==> flow/design.v <==
module shifter (
  input CLK,      
  output LED,     
  output USBPU,   
  output PIN_1,   
  output PIN_2,   
  output PIN_3,   
  output PIN_4,   
  output PIN_5,   
  input PIN_6     
);
  assign USBPU = 0;
  wire shift_clock;
  reg n_oe = 1;
  wire serial_write;
  wire write_load_clk;
  wire n_read_load_clk;
  wire serial_read;
  assign PIN_1 = shift_clock;
  assign PIN_2 = n_oe;
  assign PIN_3 = serial_write;
  assign PIN_4 = write_load_clk;
  assign PIN_5 = n_read_load_clk;
  assign PIN_6 = serial_read;
  reg [31:0] output_data = 32'h8888060A;
  reg [31:0] input_data = 32'h00000000;
  reg [32:0] shift_data = 0;
  assign serial_write = shift_data[32];
  reg [33:0] write_load_shifter = 0;
  reg [34:0] read_load_shifter = 0;
  reg [66:0] shift_in_en = 67'hFFFFFFFF;
  wire shift_in;
  assign shift_in = shift_in_en[66];
  reg [24:0] counter = 25'h0FFFFFE;
  wire active;
  assign active = counter[24];
  assign LED = active;
  reg shift_clk_enable = 0;
  reg write_load_clk_enable = 0;
  reg read_load_clk_enable = 0;
  reg [4:0] shift_counter = 0;
  wire do_shift;
  assign do_shift = shift_counter[4:0] == 5'b01000;
  assign shift_clock = shift_clk_enable && shift_counter[4];
  assign write_load_clk = write_load_clk_enable && shift_counter[4];
  assign n_read_load_clk = !(read_load_clk_enable && shift_counter[4]);
  always @(posedge CLK) begin
    shift_counter <= shift_counter + 1;
    counter <= counter + 1;
    if (write_load_clk_enable) n_oe <= 0;
  end
  always @(posedge CLK) begin
    shift_clk_enable <= !write_load_shifter[33] && !read_load_shifter[34];
    write_load_clk_enable <= write_load_shifter[33];
    read_load_clk_enable <= read_load_shifter[34];
    if (write_load_clk_enable && do_shift) output_data[31:0] <= ~output_data[31:0];
  end
  always @(posedge CLK) begin
    if (do_shift && active) begin
      shift_data[32:1] <= shift_data[31:0];
      shift_data[0] <= 0;
      write_load_shifter[33:1] <= write_load_shifter[32:0];
      write_load_shifter[0] <= 0;
      read_load_shifter[34:1] <= read_load_shifter[33:0];
      read_load_shifter[0] <= 0;
      shift_in_en[66:1] <= shift_in_en[65:0];
      shift_in_en[0] <= 0;
    end else if (!active) begin
      write_load_shifter[33] <= 0;
      write_load_shifter[32:0] <= 33'h1;
      read_load_shifter[34] <= 0;
      read_load_shifter[33:0] <= 34'h1;
      shift_data[32] <= 0;
      shift_data[31:0] <= output_data[31:0];
      shift_in_en[66:0] <= 67'hFFFFFFFF;
    end
  end
endmodule
# Reports on shifter
# What the tools print for shifter, step after step.
# Lines are those of the file above, counted from 1.
# Operators: Yosys type, input widths -> output width; for muxes data width and select width s.
# Library cell names are shortened.
# A cell with -- has no value.
# inputs
top_module	shifter
clk_port	CLK
lib	sky130hd
corner	tt_025C_1v80

# After elaboration
# Yosys after proc, flatten, opt, wreduce and memory -nomap, before mapping. Memory bits, and registers merged into a memory's read port (data or address), are not among the register bits. Print and check cells are not counted. Equal cells are merged and count once.
# bits
ff_bits	167
in_bits	2
out_inout_bits	7
wordCells	36
# classes
addsub	2
equal	2
muxes	10
n_logic	1
reduce_logical	9
# op_table
op	count
$mux 33	2
$mux 32	2
$mux 31	2
$not 32->32	1
$add 25x1->25 const B	1
$logic_and 1x1->1	6
$add 5x1->5 const B	1
$eq 5x4->1 const B	1
$mux 1	4
$logic_not 1->1	3
$ne 2x1->1 const B	1

# Depth
# Longest topological path by Yosys (ltp), each cell counted once; first at word level (registers and memories cut), then after technology mapping (sequential cells cut; the memories' decode and read muxes count).
# depth
depth_word	3
ABC_AREA	0
ltp_mapped	6
ltp_nobuf	5

# Netlist
# Yosys stat after the flow's synthesis: flattened, memories mapped to cells. It holds for the ABC_AREA given above (unset counts as 0); a run with the other value may have another netlist.
# The area totals of this step are shown rounded.
# mapped
cells	332
area_um2	5011
seqArea_um2	3674
flip_flops	134
buf_cells	12
# types
cell_type	count	area_total_um2
edfxtp_1	99	2.97E+03
dfxtp_1	35	700.672
mux2_2	31	349.085
and3_1	35	218.96
xnor2_1	18	157.651
inv_1	37	138.883
xor2_1	8	70.067
nand3_1	11	55.053
nand2_1	13	48.797
nor4_4	2	42.541
ha_1	3	37.536
nand4_1	6	37.536
nor2_1	10	37.536
clkbuf_1	8	30.029
nand4_4	1	21.27
and2_1	3	18.768
buf_2	3	15.014
and4bb_2	1	12.512
# Other cell types: 8; their cells: 8.

# Worst setup path after synthesis
# Path of least setup slack by OpenSTA after synthesis, without wires, with an ideal clock, recovery checks aside; 20% of the period is set as input and as output delay. Where synthesis merged equal registers, the netlist keeps one of their names.
# synth_path
path_type	flip-flop to flip-flop
startpoint	register shift_counter[0]
endpoint	register read_load_shifter[10]
period_ns	3.51
setup_ns	0.435
t_first_pin_ns	0.000
t_arrival_ns	2.601
required_ns	3.075
setup_slack_ns	0.474
delay_ns	3.036
stages	6
path_buffers	1
synth_period_reached_ns	3.036
# "delay_ns" = arrival - input delay + setup time.
# "stages": output pins that drive a net of the path, with the launching flip-flop's if there is one; two outputs of one cell count as two.
# "synth_period_reached_ns" = period - worst setup slack (recovery checks aside). The figure is calculated, with input and output delays left at 20% of the set period.
# The rows between start and end are the longest chain of elaborated cells between them; the timing report does not say that the signal goes this way. Where chains are equally long, one stands for them.
# Each line given opens the expression or statement behind the cell; cells for indexed reads and writes are added by Yosys, which also makes memories of some case tables.
# Only ways into the end's enable, where the timed path ends, are counted here.
# synth_via
cell_sequence	dfxtp_1 inv_1 ha_1 and4bb_2 clkbuf_1 nand2b_1
elab_chain_cells	3
cells_between	3
cone_lines	2
classes_between	eq/ne: 2; reduce/logical: 1
# synth_rtl
item	line_no	text
start, declared	41	reg [4:0] shift_counter = 0;
start, assigned	48	shift_counter <= shift_counter + 1;
$eq 5x4->1	43	assign do_shift = shift_counter[4:0] == 5'b01000;
$logic_and 1x1->1	59	if (do_shift && active) begin
$ne 2x1->1	--
end, assigned	64	read_load_shifter[34:1] <= read_load_shifter[33:0];
end, assigned	72	read_load_shifter[33:0] <= 34'h1;
end, declared	30	reg [34:0] read_load_shifter = 0;

# Worst path after layout
# From the final timing report of stored run 1: the path of least setup slack in the routed layout; clock arrival at registers is part of the times.
# layout_path
path_type	flip-flop to flip-flop
startpoint	register shift_counter[0]
endpoint	register shift_data[7]
period_ns	3.56
setup_ns	0.31
t_first_pin_ns	0.40
t_arrival_ns	2.60
required_ns	3.65
setup_slack_ns	1.05
stages	7
path_buffers	2
# The rows between start and end are the longest chain of elaborated cells between them; the timing report does not say that the signal goes this way. Where chains are equally long, one stands for them.
# Only ways into the end's enable, where the timed path ends, are counted here.
# layout_via
cell_sequence	dfxtp_1 inv_1 ha_1 and4bb_2 clkbuf_1 nand2b_4 buf_12
elab_chain_cells	3
cells_between	3
cone_lines	2
classes_between	eq/ne: 2; reduce/logical: 1
# layout_rtl
item	line_no	text
start, declared	41	reg [4:0] shift_counter = 0;
start, assigned	48	shift_counter <= shift_counter + 1;
$eq 5x4->1	43	assign do_shift = shift_counter[4:0] == 5'b01000;
$logic_and 1x1->1	59	if (do_shift && active) begin
$ne 2x1->1	--
end, assigned	60	shift_data[32:1] <= shift_data[31:0];
end, assigned	74	shift_data[31:0] <= output_data[31:0];
end, declared	27	reg [32:0] shift_data = 0;

# Measured results for shifter: 2 stored runs of the Yosys and OpenROAD flow on sky130hd. The settings differ; the order carries no meaning. The constraints put input and output delay at 20% of the set period each and load the outputs with 0.01 pF.
# "timing.achieved_period_ns" = clock period - worst setup slack. The figure is calculated, with input and output delays left at 20% of the set period.
# "worst_path_allowed_less_slack_ns": the worst setup path's part of the clock period (all of it between registers, 20% less for each end at a port) less its slack. A launch clock that arrives late makes it longer, a capture clock that arrives late makes it shorter.
# "design_power_mw" rests on the timing tool's default activity at the inputs, not on a simulated workload.
# Measured values are rounded.
# A setting shown as -- is not set for that run.
setting or result,stored run 1,stored run 2
period_ns,3.56,6.4
CORE_UTILIZATION,52,37
SETUP_SLACK_MARGIN,0.36,1.02
CORE_ASPECT_RATIO,1.37,--
CORE_MARGIN,10,5
CELL_PAD_IN_SITES_DETAIL_PLACEMENT,2,--
TNS_END_PERCENT,95,85
GPL_TIMING_DRIVEN,0,1
GPL_ROUTABILITY_DRIVEN,0,--
CTS_CLUSTER_SIZE,70,54
MAX_ROUTING_LAYER,met5,met4
CAP_MARGIN,20,20
SLEW_MARGIN,20,20
ABC_AREA,--,1
final_stdcell_area_um2,5821,5947
timing.achieved_period_ns,2.512,2.755
worstSetupSlack_ns,1.048,3.645
utilization_pct,62.3,43.2
design_power_mw,3.291,1.811
yosys.chip_area_um2,5011,5167
timing.setup.tns_ns,0.000,0.000
design_die_area_um2,14010,16430
worst_path_allowed_less_slack_ns,2.51,1.48
critical_path_type,flip-flop to flip-flop,flip-flop to output port
final_hold_ws_ns,0.383,0.379
