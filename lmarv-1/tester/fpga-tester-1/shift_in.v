==> flow/design.v <==
module shift_in(
  input clk,            
  input action_pulse,   
  input action_clk,     
  output reg [31:0] data = 0,  
  input go,                  
  output read_load_clk,      
  output reg shift_clk = 0,  
  input serial_data_in,      
  output ready               
);
  reg [5:0] cycle_counter = 0;
  reg active = 0;
  wire start = ready && go;
  assign ready = cycle_counter == 0 && !active;
  assign read_load_clk = cycle_counter == 6'd1;
  wire stop = cycle_counter == 6'd34;
  always @(posedge clk) begin
    if (start) active <= 1;
    else if (stop) active <= 0;
  end
  always @(posedge clk) begin
    if (cycle_counter >= 2 && cycle_counter <= 33) shift_clk <= action_clk;
    else shift_clk <= 0;
  end
  always @(posedge clk) begin
    if (action_pulse) begin
      if (start) cycle_counter <= 1;
      else if (stop) cycle_counter <= 0;
      else if (active) cycle_counter <= cycle_counter + 1;
    end
  end
  always @(posedge clk) begin
    if (start && action_pulse) data[31:0] <= 0;
    else if (active && action_pulse) begin
      data[31:1] <= data[30:0];
      data[0] <= serial_data_in;
    end
  end
endmodule
From RTL to reports: shift_in --
Tool output for the design above, in the order of the flow. Lines are those of the file above, counted from 1. Operators carry their Yosys type and port widths (W data, S select, Z words). Library cell names are shortened. Not given: -
Set-up: top module shift_in, clock clk, standard-cell library sky130hd, timing corner tt_025C_1v80

Word-level counts --
Yosys after proc, flatten, opt, wreduce and memory -nomap, before mapping. Memory bits, and registers merged into a memory's read port (data or address), are not among the register bits. Print and check cells are not counted. Equal cells are merged and count once.
Bit counts: bits of input ports 5, cells after elaboration 23, output and inout bits 35, register bits 40
Operators by class: order comparisons 2, $add $sub $neg 1, eq/ne operators 2, reductions and logical operators 10, mux-type cells 2
Operator list (number):
- $add A6 B1 Y6 const B | 1
- $eq A6 B1 Y1 const B | 1
- $ge A6 B2 Y1 const B | 1
- $le A6 B6 Y1 const B | 1
- $eq A6 B6 Y1 const B | 1
- $logic_not A6 Y1 | 1
- $mux W6 | 1
- $logic_and A1 B1 Y1 | 5
- $reduce_bool A3 Y1 | 1
- $reduce_and A2 Y1 | 1
- $reduce_or A2 Y1 | 1
- $logic_not A1 Y1 | 1
- $mux W1 | 1

Longest topological paths --
Longest topological path by Yosys (ltp), each cell counted once; first at word level (registers and memories cut), then after technology mapping (sequential cells cut; the memories' decode and read muxes count).
Depth: depth in word-level cells 5, ABC_AREA 0, gate-level depth with buffers 6, depth with buffers taken out 5

Mapped cells and area --
Yosys stat after the flow's synthesis: flattened, memories mapped to cells. It holds for the ABC_AREA given above (unset counts as 0); a run with the other value may have another netlist. Totals and module areas in this step are rounded.
Cell types:
- dfxtp_1 | number 34, total area 680.653 µm²
- nor2b_1 | number 32, total area 200.192 µm²
- edfxtp_1 | number 6, total area 180.173 µm²
- a21oi_1 | number 33, total area 165.158 µm²
- nand2_1 | number 33, total area 123.869 µm²
- o21ai_0 | number 23, total area 115.11 µm²
- o21ai_2 | number 8, total area 70.067 µm²
- ha_1 | number 5, total area 62.56 µm²
- buf_6 | number 4, total area 45.043 µm²
- clkbuf_1 | number 8, total area 30.029 µm²
- nand4bb_4 | number 1, total area 27.526 µm²
- xnor2_1 | number 3, total area 26.275 µm²
- nor2_8 | number 1, total area 20.019 µm²
- buf_2 | number 3, total area 15.014 µm²
- nor3b_1 | number 2, total area 15.014 µm²
- o21ai_1 | number 3, total area 15.014 µm²
- o22ai_1 | number 2, total area 12.512 µm²
- or3_1 | number 2, total area 12.512 µm²
Other cell types: 9; their cells: 13.
Mapped netlist: flip-flop cells 40, cell count 216, synthesis area 1900 µm², buffers 15, area of sequential cells 860 µm²

Timing after synthesis --
Path of least setup slack by OpenSTA after synthesis, without wires, with an ideal clock, recovery checks aside; 20% of the period is set as input and as output delay. Where synthesis merged equal registers, the netlist keeps one of their names.
Timing path after synthesis: kind flip-flop to output port, start point register cycle_counter[3], end point output ready, path buffers 1, arrival 1.437 ns, output delay 0.536 ns, slack 0.707 ns, period 2.68 ns, stages 4, path delay 1.437 ns, required time 2.144 ns, launch time at the first pin 0.000 ns, synthesis period reached 1.973 ns
"path delay" = arrival - input delay + setup time. A path that ends at an output port has no setup time. "stages" counts driving pins, that of a launching flip-flop among them; a cell with two outputs on the path counts twice. "synthesis period reached" = period - worst setup slack (recovery checks aside). The figure is calculated, with input and output delays left at 20% of the set period. The rows between start and end are the longest chain of elaborated cells between them; the timing report does not say that the signal goes this way. Where chains are equally long, one stands for them. A line is the first line of the expression or statement that the cell stems from. Yosys adds cells for indexed reads and writes and turns some case tables into memories. At most two assigning lines are given for a register; there are more.
On the way, after synthesis: cells stage by stage edfxtp_1 or3_1 buf_6 nor4b_1, length of the longest elaborated chain 2, elaborated cells on any way between the ends 2, source lines of those cells 1, classes of those cells reduce/logical: 2
RTL lines, path after synthesis:
- start: declaration | line 12 | reg [5:0] cycle_counter = 0;
- start: assignment | line 28 | if (start) cycle_counter <= 1;
- start: assignment | line 30 | else if (active) cycle_counter <= cycle_counter + 1;
- $logic_not A6 Y1 | line 15 | assign ready = cycle_counter == 0 && !active;
- $logic_and A1 B1 Y1 | line 15
- end: declaration | line 10 | output ready

Timing after layout --
Path of least setup slack in the final report of flow run B (OpenROAD, finished layout, wires in). Where an end is a register, its clock arrival counts in the times.
Timing path after layout: kind flip-flop to output port, start point register cycle_counter[3], end point output ready, slack 0.22 ns, launch time at the first pin 0.29 ns, path buffers 2, required time 1.85 ns, arrival 1.63 ns, stages 5, period 2.31 ns, output delay 0.46 ns
The rows between start and end are the longest chain of elaborated cells between them; the timing report does not say that the signal goes this way. Where chains are equally long, one stands for them. At most two assigning lines are given for a register; there are more.
On the way, after layout: cells stage by stage edfxtp_1 or3_1 buf_6 nor4b_4 buf_2, length of the longest elaborated chain 2, elaborated cells on any way between the ends 2, source lines of those cells 1, classes of those cells reduce/logical: 2
RTL lines, path after layout:
- start: declaration | line 12 | reg [5:0] cycle_counter = 0;
- start: assignment | line 28 | if (start) cycle_counter <= 1;
- start: assignment | line 30 | else if (active) cycle_counter <= cycle_counter + 1;
- $logic_not A6 Y1 | line 15 | assign ready = cycle_counter == 0 && !active;
- $logic_and A1 B1 Y1 | line 15
- end: declaration | line 10 | output ready

Lab notebook: shift_in

Settings and measured results of 2 stored flow runs for module shift_in (sky130hd), not sorted in any way. The constraints put input and output delay at 20% of the set period each and load the outputs with 0.01 pF.
"clock period achieved": clock period set for the run, less the worst setup slack. It is reckoned from that one timing run; input and output delays stay at 20% of the period that was set.
By "worst setup path time" is meant the share of the clock period that the worst setup path is allowed (20% is reserved at inputs, 20% at outputs), minus its slack. Clock arrival times at its registers enter into it.
"overall power" is the tool's figure for a default switching activity; nothing was simulated.
Results are given in rounded form.

[flow run A] flow files
==> flow/run.sh <==
#!/bin/bash
# the make line also repeats the synthesis and layout settings of config.mk as NAME=value (left out here)
make -C /OpenROAD-flow-scripts/flow DESIGN_CONFIG=/design/flow/config.mk WORK_HOME=/design/flow/orfs CLKGATE_MAP_FILE= finish
==> flow/config.mk <==
export PLATFORM = sky130hd
export DESIGN_NAME = shift_in
export DESIGN_NICKNAME = shift_in
export VERILOG_FILES = /design/flow/design.v
export SDC_FILE = /design/flow/constraint.sdc
export NUM_CORES = 4
export LEC_CHECK = 0
export CAP_MARGIN = 10
export CELL_PAD_IN_SITES_GLOBAL_PLACEMENT = 3
export CORE_ASPECT_RATIO = 0.77
export CORE_MARGIN = 2
export CORE_UTILIZATION = 61
export CTS_CLUSTER_DIAMETER = 377
export MIN_ROUTING_LAYER = met1
export PLACE_DENSITY_LB_ADDON = 0.21
export SETUP_SLACK_MARGIN = 0.57
export SLEW_MARGIN = 20
==> flow/constraint.sdc <==
create_clock -name core_clock -period 3.03 [get_ports {clk}]
set_input_delay 0.6060 -clock core_clock [delete_from_list [all_inputs] [get_ports {clk}]]
set_output_delay 0.6060 -clock core_clock [all_outputs]
set_load 0.01 [all_outputs]

[flow run A] result: did not finish, placement stopped with FLW-0024

[flow run B] flow files
==> flow/run.sh <==
#!/bin/bash
# the make line also repeats the synthesis and layout settings of config.mk as NAME=value (left out here)
make -C /OpenROAD-flow-scripts/flow DESIGN_CONFIG=/design/flow/config.mk WORK_HOME=/design/flow/orfs CLKGATE_MAP_FILE= finish
==> flow/config.mk <==
export PLATFORM = sky130hd
export DESIGN_NAME = shift_in
export DESIGN_NICKNAME = shift_in
export VERILOG_FILES = /design/flow/design.v
export SDC_FILE = /design/flow/constraint.sdc
export NUM_CORES = 4
export LEC_CHECK = 0
export CAP_MARGIN = 20
export CORE_MARGIN = 2
export CORE_UTILIZATION = 48
export GPL_TIMING_DRIVEN = 0
export MAX_ROUTING_LAYER = met4
export PLACE_DENSITY_LB_ADDON = 0.23
export SETUP_SLACK_MARGIN = 0.13
export SLEW_MARGIN = 20
==> flow/constraint.sdc <==
create_clock -name core_clock -period 2.31 [get_ports {clk}]
set_input_delay 0.4620 -clock core_clock [delete_from_list [all_inputs] [get_ports {clk}]]
set_output_delay 0.4620 -clock core_clock [all_outputs]
set_load 0.01 [all_outputs]

[flow run B] result: chip area in the Yosys report 1,900 µm²; worst hold slack in the final report 0.49 ns; die footprint 4,500 µm²; worst setup path time 1.63 ns; critical path kind flip-flop to output port; clock period achieved 2.095 ns; total negative slack 0.000 ns; worst setup slack after layout 0.22 ns; utilization in the final report 67%; overall power 3,600 uW; standard-cell area of the final layout 2,500 µm²
