==> flow/design.v <==
module shift_out(
  input clk,            
  input action_pulse,   
  input action_clk,     
  input load_data_clk,       
  input [31:0] load_data,    
  input go,                  
  output write_load_clk,     
  output reg shift_clk = 0,  
  output serial_data_out,    
  output ready               
);
  reg [32:0] data = 0;
  reg [5:0] cycle_counter = 0;
  reg active = 0;
  assign serial_data_out = data[32];
  wire start = ready && go;
  assign ready = cycle_counter == 0 && !active;
  assign write_load_clk = cycle_counter == 6'd33;
  wire stop = cycle_counter == 6'd34;
  always @(posedge clk) begin
    if (start) active <= 1;
    else if (stop) active <= 0;
  end
  always @(posedge clk) begin
    if (cycle_counter >= 1 && cycle_counter <= 32) shift_clk <= action_clk;
    else shift_clk <= 0;
  end
  always @(posedge clk) begin
    if (action_pulse) begin
      if (start) cycle_counter <= 1;
      else if (stop) cycle_counter <= 0;
      else if (active) cycle_counter <= cycle_counter + 1;
    end
  end
  always @(posedge clk) begin
    if (ready && !go && load_data_clk) begin
      data[31:0] <= load_data[31:0];
      data[32] <= 0;
    end else if (active && action_pulse) begin
      data[32:1] <= data[31:0];
      data[0] <= 0;
    end
  end
endmodule
# [Reports on shift_out]
# What the tools print for shift_out, step after step.
# Line numbers count from 1 in the design file above.
# Library cell names are shortened.
# A cell with - has no value.
[inputs] design="shift_out" clock="clk" library="sky130hd" corner="tt_025C_1v80"

# [Word level]
# Source: Yosys, flattened and elaborated, memories not mapped. Widths are those after wreduce. Registers that Yosys merges into a memory's read port (data or address) are not register bits. Print and check cells do not count. Equal cells are merged and count once.
[classes] n_addsub=1 cmp=2 equal=2 mux=6 reduce_logical=13
[op_table] op="2-to-1 mux 31 bit" count=2
[op_table] op="equality test 6 bit (second input constant)" count=2
[op_table] op="logical AND 1 bit" count=6
[op_table] op="adder 6 x 1 -> 6 bit (second input constant)" count=1
[op_table] op="greater-or-equal comparator 6 x 1 -> 1 bit (second input constant)" count=1
[op_table] op="less-or-equal comparator 6 bit (second input constant)" count=1
[op_table] op="zero test 6 bit" count=1
[op_table] op="2-to-1 mux 6 bit" count=1
[op_table] op="nonzero test 3 bit" count=1
[op_table] op="2-to-1 mux 1 bit" count=3
[op_table] op="zero test 1 bit" count=2
[op_table] op="AND reduction 2 bit" count=1
[op_table] op="nonzero test 2 bit" count=1
[op_table] op="OR reduction 2 bit" count=1
[bits] ff_bits=41 out_inout_bits=4

# [Logic depth]
# Longest topological path by Yosys (ltp), each cell counted once; first at word level (registers and memories cut), then after technology mapping (sequential cells cut; the memories' decode and read muxes count).
[logic_depth] word_depth=5 ABC_AREA=0 mapped_depth=6

# [Netlist]
# The flow's flattened synthesis, as Yosys stat reports it; memories are mapped. The netlist is that of the ABC_AREA named above (0 if unset); the other value can give another one.
# Totals and module areas in this step are rounded.
[synth_totals] cells=121 mapped_area_um2=2010 seq_area_um2=1200 flip_flops=41 buffers=3
[by_type] cell_type="edfxtp_1" count=38 type_area_um2=1.14E+03
[by_type] cell_type="mux2_4" count=27 type_area_um2=405.389
[by_type] cell_type="dfxtp_1" count=3 type_area_um2=60.058
[by_type] cell_type="ha_1" count=4 type_area_um2=50.048
[by_type] cell_type="mux2_2" count=4 type_area_um2=45.043
[by_type] cell_type="buf_6" count=3 type_area_um2=33.782
[by_type] cell_type="xnor2_1" count=3 type_area_um2=26.275
[by_type] cell_type="nand3_1" count=5 type_area_um2=25.024
[by_type] cell_type="nand4b_4" count=1 type_area_um2=23.773
[by_type] cell_type="inv_1" count=6 type_area_um2=22.522
[by_type] cell_type="nand2_1" count=6 type_area_um2=22.522
[by_type] cell_type="nor3_4" count=1 type_area_um2=16.266
[by_type] cell_type="nor2_1" count=4 type_area_um2=15.014
[by_type] cell_type="o21ai_0" count=3 type_area_um2=15.014
[by_type] cell_type="nor3b_2" count=1 type_area_um2=12.512
[by_type] cell_type="o22ai_2" count=1 type_area_um2=12.512
[by_type] cell_type="or3_1" count=2 type_area_um2=12.512
[by_type] cell_type="or4bb_1" count=1 type_area_um2=11.261
# Other cell types: 7; their cells: 8.

# [Worst setup path after synthesis]
# Path of least setup slack by OpenSTA after synthesis, without wires, with an ideal clock, recovery checks aside; 20% of the period is set as input and as output delay. Where synthesis merged equal registers, the netlist keeps one of their names.
[synth_path] kind="flip-flop to flip-flop" startpoint="register cycle_counter[0]" endpoint="register data[0]" clock_period_ns=4.58 t_arrival_ns=2.070 required_ns=4.191 path_slack_ns=2.121 delay_ns=2.459 path_stages=7 path_buffers=1 synth_period_reached_ns=2.459
# "delay_ns" = arrival - input delay + setup time.
# "path_stages": output pins that drive a net of the path, with the launching flip-flop's if there is one; two outputs of one cell count as two.
# "synth_period_reached_ns" = period - worst setup slack (recovery checks aside). The figure is calculated, with input and output delays left at 20% of the set period.
# Between the ends stands the longest chain of elaborated cells between them, by number of cells; it is not shown to be the way that was timed. Of several equally long chains one is given.
# A line is the first line of the expression or statement that the cell stems from. Yosys adds cells for indexed reads and writes and turns some case tables into memories.
# At most two assigning lines are given for a register; there are more.
# Only ways into the end's enable, where the timed path ends, are counted here.
[synth_between] cell_sequence="edfxtp_1 -> inv_1 -> ha_1 -> nor3b_2 -> nand4b_4 -> buf_6 -> nand2_1" elab_chain_len=5 cone_cells=5 cone_lines=2 cone_classes="reduce/logical (5)"
[synth_lines] item="start, declared" line_no=14 source="reg [5:0] cycle_counter = 0;"
[synth_lines] item="start, assigned" line_no=31 source="if (start) cycle_counter <= 1;"
[synth_lines] item="start, assigned" line_no=33 source="else if (active) cycle_counter <= cycle_counter + 1;"
[synth_lines] item="zero test 6 bit" line_no=18 source="assign ready = cycle_counter == 0 && !active;"
[synth_lines] item="logical AND 1 bit" line_no=18
[synth_lines] item="logical AND 1 bit (2 in a row)" line_no=37 source="if (ready && !go && load_data_clk) begin"
[synth_lines] item="nonzero test 2 bit"
[synth_lines] item="end, assigned" line_no=38 source="data[31:0] <= load_data[31:0];"
[synth_lines] item="end, assigned" line_no=42 source="data[0] <= 0;"
[synth_lines] item="end, declared" line_no=13 source="reg [32:0] data = 0;"

# [Path in the finished layout]
# From the final timing report of record 1: the path of least setup slack in the routed layout; clock arrival at registers is part of the times.
[layout_path] kind="flip-flop to flip-flop" startpoint="register cycle_counter[0]" endpoint="register data[2]" clock_period_ns=1.65 t_arrival_ns=1.97 required_ns=1.68 path_slack_ns=-0.29 path_stages=8 path_buffers=2
# Between the ends stands the longest chain of elaborated cells between them, by number of cells; it is not shown to be the way that was timed. Of several equally long chains one is given.
# At most two assigning lines are given for a register; there are more.
# Ways into the end's enable are left out, as the timed path ends at the data pin.
[layout_between] cell_sequence="edfxtp_1 -> inv_2 -> ha_4 -> nor3b_4 -> buf_6 -> nand4b_4 -> buf_12 -> mux2_4" elab_chain_len=5 cone_cells=5 cone_lines=2 cone_classes="mux (1); reduce/logical (4)"
[layout_lines] item="start, declared" line_no=14 source="reg [5:0] cycle_counter = 0;"
[layout_lines] item="start, assigned" line_no=31 source="if (start) cycle_counter <= 1;"
[layout_lines] item="start, assigned" line_no=33 source="else if (active) cycle_counter <= cycle_counter + 1;"
[layout_lines] item="zero test 6 bit" line_no=18 source="assign ready = cycle_counter == 0 && !active;"
[layout_lines] item="logical AND 1 bit" line_no=18
[layout_lines] item="logical AND 1 bit (2 in a row)" line_no=37 source="if (ready && !go && load_data_clk) begin"
[layout_lines] item="2-to-1 mux 31 bit" line_no=37
[layout_lines] item="end, assigned" line_no=38 source="data[31:0] <= load_data[31:0];"
[layout_lines] item="end, assigned" line_no=41 source="data[32:1] <= data[31:0];"
[layout_lines] item="end, declared" line_no=13 source="reg [32:0] data = 0;"

# Below are 2 stored runs of the flow (Yosys, OpenROAD; platform sky130hd) on shift_out, each with its settings and what was measured, unordered. Constraints: input delay and output delay 20% of the set period each, output load 0.01 pF.
# "clock_period_reached_ns": clock period set for the run, less the worst setup slack. It is reckoned from that one timing run; input and output delays stay at 20% of the period that was set.
# "worst_path_ns": the worst setup path's part of the clock period (all of it between registers, 20% less for each end at a port) less its slack. A launch clock that arrives late makes it longer, a capture clock that arrives late makes it shorter.
# By "total_power_uw" is meant OpenSTA's value without simulated activity: inputs other than the clock are taken to toggle once in ten clock periods, and the tool carries that through the logic.
# The results are shown rounded.
run="record 1" settings period_ns=1.65 CORE_UTILIZATION=15 SETUP_SLACK_MARGIN=-0.05 PLACE_DENSITY_LB_ADDON=0.2 CORE_ASPECT_RATIO=0.73 CELL_PAD_IN_SITES_DETAIL_PLACEMENT=0 MAX_ROUTING_LAYER="met5" CAP_MARGIN=20 CORE_MARGIN=2 SLEW_MARGIN=20
run="record 1" results total_power_uw=3870 total_negative_slack_ns=-16.1 post_route_util_frac=0.242 timing.hold.ws_ns=0.473 yosys_chip_area_um2=2010 clock_period_reached_ns=1.937 post_route_stdcell_area_um2=3190 die_footprint_um2=14300 worst_path_ns=1.94 timing.worst_path_kind="flip-flop to flip-flop" worst_setup_slack_ns=-0.287
run="record 2" settings period_ns=1.63 CORE_UTILIZATION=61 PLACE_DENSITY_LB_ADDON=0.15 CORE_ASPECT_RATIO=0.87 CORE_MARGIN=9 CELL_PAD_IN_SITES_GLOBAL_PLACEMENT=3 GPL_TIMING_DRIVEN=0 CTS_CLUSTER_SIZE=70 CAP_MARGIN=20 SLEW_MARGIN=20
run="record 2" outcome="no results, placement failed with FLW-0024"
